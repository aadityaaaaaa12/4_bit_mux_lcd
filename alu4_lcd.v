==> flow/design.v <==
module a_instr(
	 input [3:0] sel,
    input [3:0] op1,
    input [3:0] op2,
    output reg [7:0] a_out
	);
	wire 	[7:0] div_out;
	wire 	[3:0] mod_out;
	divmod d(
    .op1(op1),
    .op2(op2),
    .quotient(div_out),
    .remainder(mod_out)
);
	always @(*) begin
	case(sel)
		4'b0000: a_out = {4'b0000,op1 + op2}; 
		4'b0001: a_out = {4'b0000,op1-op2}; 
		4'b0010: a_out = op1*op2; 
		4'b0011: a_out = op1 + 4'b0001; 
		4'b0100: a_out = op1 - 4'b0001; 
		4'b1000: a_out = div_out; 
		4'b1001: a_out = {4'b0000,mod_out}; 
		default: a_out = 8'b0;
	endcase
	end
	endmodule
module alu4_lcd(
    input wire control,
    input [3:0] sel,
    input [3:0] op1,
    input [3:0] op2,
    input wire clk,  
    output reg [7:0] out,
    output wire [7:0] LCD_DATA,
    output wire LCD_RS,
    output wire LCD_RW,
    output wire LCD_EN,
    output wire LCD_ON,
    output wire LCD_BLON
);
    wire [7:0] out_logic;
    wire [7:0] out_arithmetic;
    l_instr l(
        .sel(sel),
        .op1(op1),
        .op2(op2),
        .l_out(out_logic)
    );
    a_instr a(
        .sel(sel),
        .op1(op1),
        .op2(op2),
        .a_out(out_arithmetic)
    );
    always @(*) begin
        case (control)
            1'b0: out = out_logic;
            1'b1: out = out_arithmetic;
        endcase
    end
    lcd_display lcdmod (
        .clk(clk),
        .data_in(out),
        .LCD_DATA(LCD_DATA),
        .LCD_RS(LCD_RS),
        .LCD_RW(LCD_RW),
        .LCD_EN(LCD_EN),
        .LCD_ON(LCD_ON),
        .LCD_BLON(LCD_BLON)
    );
endmodule
module divmod(
    input  [3:0] op1,        
    input  [3:0] op2,        
    output reg [7:0] quotient,  
    output reg [3:0] remainder
);
    integer i;
    reg [3:0] rem;
    reg [7:0] result;
    always @(*) begin
        quotient  = 8'd0;
        remainder = 4'd0;
        result    = 8'd0;
        rem       = 4'd0;
        i         = 0;
        if (op2 == 0) begin
            quotient  = 8'hFF;
            remainder = 4'hF;
        end else begin
            rem = op1;
            result[7:4] = op1 / op2;
            rem = op1 % op2;
            for (i = 3; i >= 0; i = i - 1) begin
                rem = rem << 1;
                if (rem >= op2) begin
                    result[i] = 1;
                    rem = rem - op2;
                end else begin
                    result[i] = 0;
                end
            end
            quotient  = result;
            remainder = rem;
        end
    end
endmodule
module l_instr(
	 input [3:0] sel,
    input [3:0] op1,
    input [3:0] op2,
    output reg [7:0] l_out
	);
	always @(*) begin
	case(sel)
		4'b0000: l_out = {4'b0000,op1 & op2}; 
		4'b0001: l_out = {4'b0000,op1 | op2}; 
		4'b0010: l_out = {4'b0000,op1 ^ op2}; 
		4'b0011: l_out = {4'b0000, ~op1}; 
		4'b0100: l_out = {4'b0000,~(op1 & op2)}; 
		4'b0101: l_out = {4'b0000,~(op1 | op2)}; 
		4'b0110: l_out = {4'b0000,op1 ^~ op2}; 
		4'b0111: l_out = {4'b0000, op1>>1}; 
		4'b1000: l_out = {4'b0000, op1<<1}; 
		default: l_out = 8'b0;
	endcase
	end
endmodule
module lcd_display (
    input wire clk,              
    input wire [7:0] data_in,     
    output reg [7:0] LCD_DATA,
    output reg LCD_RS,
    output reg LCD_RW,
    output reg LCD_EN,
    output reg LCD_ON,
    output reg LCD_BLON
);
    reg [25:0] count;
    reg [4:0] state;
    reg [7:0] hex_high, hex_low;
    reg [7:0] lcd_string [0:15]; 
    reg [3:0] char_index;
    function [7:0] to_ascii;
        input [3:0] nibble;
        begin
            if (nibble < 10)
                to_ascii = "0" + nibble;
            else
                to_ascii = "A" + (nibble - 10);
        end
    endfunction
    initial begin
        LCD_ON   = 1;
        LCD_BLON = 1;
    end
    always @(posedge clk) begin
        count <= count + 1;
        hex_high <= to_ascii(data_in[7:4]);
        hex_low  <= to_ascii(data_in[3:0]);
        lcd_string[0]  <= "R";
        lcd_string[1]  <= "e";
        lcd_string[2]  <= "s";
        lcd_string[3]  <= "u";
        lcd_string[4]  <= "l";
        lcd_string[5]  <= "t";
        lcd_string[6]  <= ":";
        lcd_string[7]  <= " ";
        lcd_string[8]  <= "0";
        lcd_string[9]  <= "x";
        lcd_string[10] <= hex_high;
        lcd_string[11] <= hex_low;
        lcd_string[12] <= " ";
        lcd_string[13] <= " ";
        lcd_string[14] <= " ";
        lcd_string[15] <= " ";
        if (count[19:0] == 20'd0) begin
            LCD_EN <= 1;
            LCD_RW <= 0;      
            LCD_RS <= 1;      
            LCD_DATA <= lcd_string[char_index];
            char_index <= char_index + 1;
            if (char_index == 15)
                char_index <= 0;
        end else begin
            LCD_EN <= 0;
        end
    end
endmodule
## Reports on alu4_lcd

Tool output for the design above, in the order of the flow.
Lines are those of the file above, counted from 1.
Operators: Yosys type, input widths -> output width; for muxes data width and select width s.
The mark -- stands for no value.

| inputs | value |
|---|---|
| design top | alu4_lcd |
| clock port | clk |
| standard-cell library | sky130hd |
| timing corner | tt_025C_1v80 |

## Word level

Yosys after proc, flatten, opt, wreduce and memory -nomap, before mapping. Print and check cells are not counted. Equal cells are merged and count once.

| word-level totals | value |
|---|---|
| input port bits | 14 |
| output and inout port bits | 21 |
| word-level cells | 90 |
| register bits after elaboration | 71 |

| cells by class | value |
|---|---|
| divide/modulo/power cells | 2 |
| magnitude comparators | 6 |
| multiplexer cells | 20 |
| multipliers | 1 |
| add/sub/neg operators | 16 |
| bitwise operators | 8 |
| equality and inequality tests | 24 |
| reduce/logical cells | 5 |

Operators by type and width:

| cell | count |
|---|---|
| $pmux 8 s12 | 1 |
| $pmux 8 s7 | 1 |
| $eq 4x4->1 const B | 10 |
| $pmux 4 s9 | 1 |
| $eq 4x3->1 const B | 8 |
| $mul 4x4->8 | 1 |
| $add 26x1->26 const B | 1 |
| $mux 8 | 3 |
| $logic_not 20->1 | 1 |
| $mux 3 | 6 |
| $eq 4x2->1 const B | 4 |
| $ge 4x4->1 | 4 |
| $div 4x4->4 | 1 |
| $mod 4x4->4 | 1 |
| $add 7x8->8 const A | 2 |
| $pmux 8 s2 | 1 |
| $add 6x4->7 const A | 2 |
| $not 4->4 | 3 |
| $logic_not 4->1 | 3 |
| $sub 4x4->5 const B | 2 |
| $sub 3x3->3 | 3 |
| $eq 4x1->1 const B | 2 |
| $sub 4x4->4 | 2 |
| $lt 4x4->1 const B | 2 |
| $mux 4 | 2 |
| $add 4x1->5 const B | 1 |
| $sub 4x1->5 const B | 1 |
| $reduce_or 5->1 | 1 |

Not listed: further kinds 8, cells in them 12.

## Depth

Depth = most cells in a row (Yosys ltp): at word level without a register or memory, in the mapped netlist without a sequential cell, where the memories' decode and read muxes count.

| depth | value |
|---|---|
| word-level depth | 18 |
| ABC_AREA | 0 |
| depth in mapped cells | 50 |
| gate-level depth less buffers | 50 |

## After synthesis

Source: synth_stat.txt of the flow (Yosys; design flattened, memories mapped). It holds for the ABC_AREA given above (unset counts as 0); a run with the other value may have another netlist.
Totals and module areas in this step are rounded.

| synthesis totals | value |
|---|---|
| cell count | 570 |
| flip-flops | 60 |
| sequential area | 1310 um2 |
| buffer cells | 27 |
| chip area (Yosys) | 5000 um2 |

Cell types:

| cell type | count | total area (um2) |
|---|---|---|
| sky130_fd_sc_hd__dfxtp_1 | 49 | 980.941 |
| sky130_fd_sc_hd__ha_1 | 67 | 838.304 |
| sky130_fd_sc_hd__edfxtp_1 | 11 | 330.317 |
| sky130_fd_sc_hd__xnor2_1 | 30 | 262.752 |
| sky130_fd_sc_hd__inv_1 | 42 | 157.651 |
| sky130_fd_sc_hd__a21oi_1 | 31 | 155.149 |
| sky130_fd_sc_hd__nand2_1 | 41 | 153.898 |
| sky130_fd_sc_hd__nor2_1 | 41 | 153.898 |
| sky130_fd_sc_hd__fa_1 | 7 | 140.134 |
| sky130_fd_sc_hd__o21ai_0 | 26 | 130.125 |
| sky130_fd_sc_hd__xor2_1 | 13 | 113.859 |
| sky130_fd_sc_hd__mux2i_1 | 8 | 80.077 |
| sky130_fd_sc_hd__nor2b_1 | 11 | 68.816 |
| sky130_fd_sc_hd__mux2_2 | 6 | 67.565 |
| sky130_fd_sc_hd__nand3_1 | 13 | 65.062 |
| sky130_fd_sc_hd__and3_1 | 10 | 62.56 |
| sky130_fd_sc_hd__buf_4 | 8 | 60.058 |
| sky130_fd_sc_hd__a2111oi_4 | 2 | 55.053 |

Other cell types: 54; their cells: 154.
By module: a second synthesis without flattening, with its own total; a netlist apart from the flattened one above.

| unflattened totals | value |
|---|---|
| cell total of the unflattened synthesis | 575 |
| area (unflattened synthesis) | 5130 um2 |

Each row is one instance without its submodules.

Modules:

| module | cells | area (um2) | sequential area (um2) | instances |
|---|---|---|---|---|
| lcd_display | 234 | 2450 | 1310 | 1 |
| divmod | 130 | 1020 | 0.0 | 1 |
| a_instr | 126 | 1010 | 0.0 | 1 |
| l_instr | 76 | 514 | 0.0 | 1 |
| alu4_lcd | 9 | 131 | 0.0 | 1 |

## Timing after synthesis

Path of least setup slack by OpenSTA after synthesis, without wires, with an ideal clock, recovery checks aside; 20% of the period is set as input and as output delay. Where synthesis merged equal registers, the netlist keeps one of their names.

| path post-synthesis | value |
|---|---|
| path kind | input to output |
| start point | in op2[0] |
| end point | out out[1] |
| path buffers | 0 |
| required time | 14960 ps |
| output delay | 3740 ps |
| data arrival time | 11867 ps |
| clock period | 18700 ps |
| setup slack | 3093 ps |
| delay of the path | 8127 ps |
| input delay | 3740 ps |
| stages | 39 |
| launch time at the first pin | 3740 ps |
| synthesis period reached | 15607 ps |

"delay of the path" is the arrival time less input delay plus setup time.
At an output port there is no setup time.
"stages" counts driving pins, that of a launching flip-flop among them; a cell with two outputs on the path counts twice.
"synthesis period reached" is the clock period less the worst setup slack; recovery checks do not enter. This is arithmetic on one report: input and output delays are still those of the set period (20% each).
Between the ends stands the longest chain of elaborated cells between them, by number of cells; it is not shown to be the way that was timed. Of several equally long chains one is given.
A line is the first line of the expression or statement that the cell stems from. Yosys adds cells for indexed reads and writes and turns some case tables into memories.

| between the ends, post-synthesis | value |
|---|---|
| cells stage by stage | sky130_fd_sc_hd__inv_1 > sky130_fd_sc_hd__ha_1 > sky130_fd_sc_hd__a21oi_1 > sky130_fd_sc_hd__ha_1 > sky130_fd_sc_hd__o21a_1 > sky130_fd_sc_hd__o21ai_0 > sky130_fd_sc_hd__o21ai_0 > sky130_fd_sc_hd__ha_1 > sky130_fd_sc_hd__o21a_1 > sky130_fd_sc_hd__o21ai_0 > sky130_fd_sc_hd__a21oi_1 > sky130_fd_sc_hd__mux2_2 > sky130_fd_sc_hd__ha_1 > sky130_fd_sc_hd__a21boi_0 > sky130_fd_sc_hd__o21ai_0 > sky130_fd_sc_hd__nand2_1 > sky130_fd_sc_hd__mux2i_1 > sky130_fd_sc_hd__inv_1 > (+3 left out) > sky130_fd_sc_hd__o21ai_1 > sky130_fd_sc_hd__mux2_2 > sky130_fd_sc_hd__ha_1 > sky130_fd_sc_hd__a21oi_1 > sky130_fd_sc_hd__nand2_1 > sky130_fd_sc_hd__mux2_2 > sky130_fd_sc_hd__ha_1 > sky130_fd_sc_hd__a21oi_1 > sky130_fd_sc_hd__nand2_1 > sky130_fd_sc_hd__a311oi_1 > sky130_fd_sc_hd__nor2_1 > sky130_fd_sc_hd__ha_1 > sky130_fd_sc_hd__a21oi_1 > sky130_fd_sc_hd__and2_1 > sky130_fd_sc_hd__a211oi_1 > sky130_fd_sc_hd__o31a_1 > sky130_fd_sc_hd__a2111oi_4 > sky130_fd_sc_hd__inv_1 |
| cells in the longest elaborated chain | 15 |
| elaborated cells between the ends (all ways) | 25 |
| source lines of those cells | 9 |
| classes of those cells | add/sub: 6; mul: 1; div: 1; compare: 4; mux: 12; reduce/logical: 1 |

Ends and longest elaborated chain, post-synthesis:

| element | line | text |
|---|---|---|
| from (decl) | 32 | `input [3:0] op2,` |
| $mod 4x4->4 | 94 | `rem = op1 % op2;` |
| $ge 4x4->1 | 97 | `if (rem >= op2) begin` |
| $mux 3 | 97 |  |
| $mux 3 | 88 | `if (op2 == 0) begin` |
| $ge 4x4->1 | 97 |  |
| $mux 3 | 97 |  |
| $mux 3 | 88 |  |
| $ge 4x4->1 | 97 |  |
| $mux 3 | 97 |  |
| $mux 3 | 88 |  |
| $sub 4x4->4 | 99 | `rem = rem - op2;` |
| $mux 4 | 97 |  |
| $mux 4 | 88 |  |
| $pmux 8 s7 | 16 | `case(sel)` |
| $pmux 8 s2 | 57 | `case (control)` |
| to (decl) | 34 | `output reg [7:0] out,` |

## Timing after layout

From the final timing report of run 2: the path of least setup slack in the routed layout; clock arrival at registers is part of the times.
The report prints the path's times to 10 ps; the period is as set.

| path post-layout | value |
|---|---|
| path kind | input to output |
| start point | in op2[0] |
| end point | out out[0] |
| setup slack | -2360 ps |
| required time | 7160 ps |
| output delay | 1790 ps |
| input delay | 1790 ps |
| launch time at the first pin | 1790 ps |
| stages | 43 |
| data arrival time | 9520 ps |
| clock period | 8950 ps |
| path buffers | 4 |

Between the ends stands the longest chain of elaborated cells between them, by number of cells; it is not shown to be the way that was timed. Of several equally long chains one is given.

| between the ends, post-layout | value |
|---|---|
| cells stage by stage | sky130_fd_sc_hd__buf_12 > sky130_fd_sc_hd__clkinvlp_4 > sky130_fd_sc_hd__ha_4 > sky130_fd_sc_hd__a21oi_4 > sky130_fd_sc_hd__a21oi_4 > sky130_fd_sc_hd__ha_4 > sky130_fd_sc_hd__o21a_4 > sky130_fd_sc_hd__o21ai_4 > sky130_fd_sc_hd__buf_6 > sky130_fd_sc_hd__nand2_1 > sky130_fd_sc_hd__o31ai_4 > sky130_fd_sc_hd__ha_1 > sky130_fd_sc_hd__o21ai_2 > sky130_fd_sc_hd__a21oi_4 > sky130_fd_sc_hd__mux2_4 > sky130_fd_sc_hd__ha_4 > sky130_fd_sc_hd__a21boi_4 > sky130_fd_sc_hd__o21ai_2 > (+7 left out) > sky130_fd_sc_hd__mux2_4 > sky130_fd_sc_hd__ha_4 > sky130_fd_sc_hd__o211ai_1 > sky130_fd_sc_hd__nand2_1 > sky130_fd_sc_hd__mux2_4 > sky130_fd_sc_hd__ha_4 > sky130_fd_sc_hd__a21oi_4 > sky130_fd_sc_hd__nand2_4 > sky130_fd_sc_hd__a311oi_4 > sky130_fd_sc_hd__nor2_1 > sky130_fd_sc_hd__ha_1 > sky130_fd_sc_hd__o211ai_1 > sky130_fd_sc_hd__and2_4 > sky130_fd_sc_hd__buf_6 > sky130_fd_sc_hd__o21ai_2 > sky130_fd_sc_hd__a222oi_1 > sky130_fd_sc_hd__o32ai_2 > sky130_fd_sc_hd__buf_2 |
| cells in the longest elaborated chain | 15 |
| elaborated cells between the ends (all ways) | 32 |
| classes of those cells | add/sub: 6; mul: 1; div: 1; compare: 4; mux: 13; logic: 6; reduce/logical: 1 |

Ends and longest elaborated chain, post-layout:

| element | line | text |
|---|---|---|
| from (decl) | 32 | `input [3:0] op2,` |
| $mod 4x4->4 | 94 | `rem = op1 % op2;` |
| $ge 4x4->1 | 97 | `if (rem >= op2) begin` |
| $mux 3 | 97 |  |
| $mux 3 | 88 | `if (op2 == 0) begin` |
| $ge 4x4->1 | 97 |  |
| $mux 3 | 97 |  |
| $mux 3 | 88 |  |
| $ge 4x4->1 | 97 |  |
| $mux 3 | 97 |  |
| $mux 3 | 88 |  |
| $ge 4x4->1 | 97 |  |
| $mux 4 | 97 |  |
| $mux 4 | 88 |  |
| $pmux 8 s7 | 16 | `case(sel)` |
| $pmux 8 s2 | 57 | `case (control)` |
| to (decl) | 34 | `output reg [7:0] out,` |

Data sheet: physical implementation of alu4_lcd

Design alu4_lcd on sky130hd. What follows are 2 stored runs of the flow, each under its own settings; their order means nothing. The constraints put input and output delay at 20% of the set period each and load the outputs with 0.01 pF.
"worst path time" means the part of the period allowed to the worst setup path (the constraints hold back 20% at inputs and 20% at outputs) less its slack; where the path has registers, the arrival times of their clocks count too.
"total design power" rests on the timing tool's default activity at the inputs, not on a simulated workload.
"worst path time" is known to 10 ps.
Measured values are rounded.
Settings: . = not set for that run.
Results: . = not shown.

| item | run 1 | run 2 |
|---|---|---|
| period_ns | 10.8 | 8.95 |
| CORE_UTILIZATION | 64 | 27 |
| SETUP_SLACK_MARGIN | 0.81 | . |
| PLACE_DENSITY | 0.83 | . |
| CELL_PAD_IN_SITES_GLOBAL_PLACEMENT | 0 | . |
| CELL_PAD_IN_SITES_DETAIL_PLACEMENT | 1 | 0 |
| TNS_END_PERCENT | 85 | . |
| GPL_TIMING_DRIVEN | 1 | 0 |
| CTS_CLUSTER_DIAMETER | 249 | 132 |
| SLEW_MARGIN | 35 | 20 |
| MAX_ROUTING_LAYER | met5 | met5 |
| CAP_MARGIN | 20 | 5 |
| CORE_MARGIN | 2 | 2 |
| PLACE_DENSITY_LB_ADDON | . | 0.21 |
| CTS_CLUSTER_SIZE | . | 16 |
| lowest hold slack (ps) | . | 322 |
| worst path time (ps) | . | 7730 |
| critical path kind | . | input to output |
| post-synthesis cell area (um2) | . | 5000 |
| die outline area (um2) | . | 19600 |
| total design power (mW) | . | 1.33 |
| worst slack on setup checks (ps) | . | -2360 |
| standard-cell area after routing (um2) | . | 6890 |

Run 1: not finished: placement ended with error DPL-0033
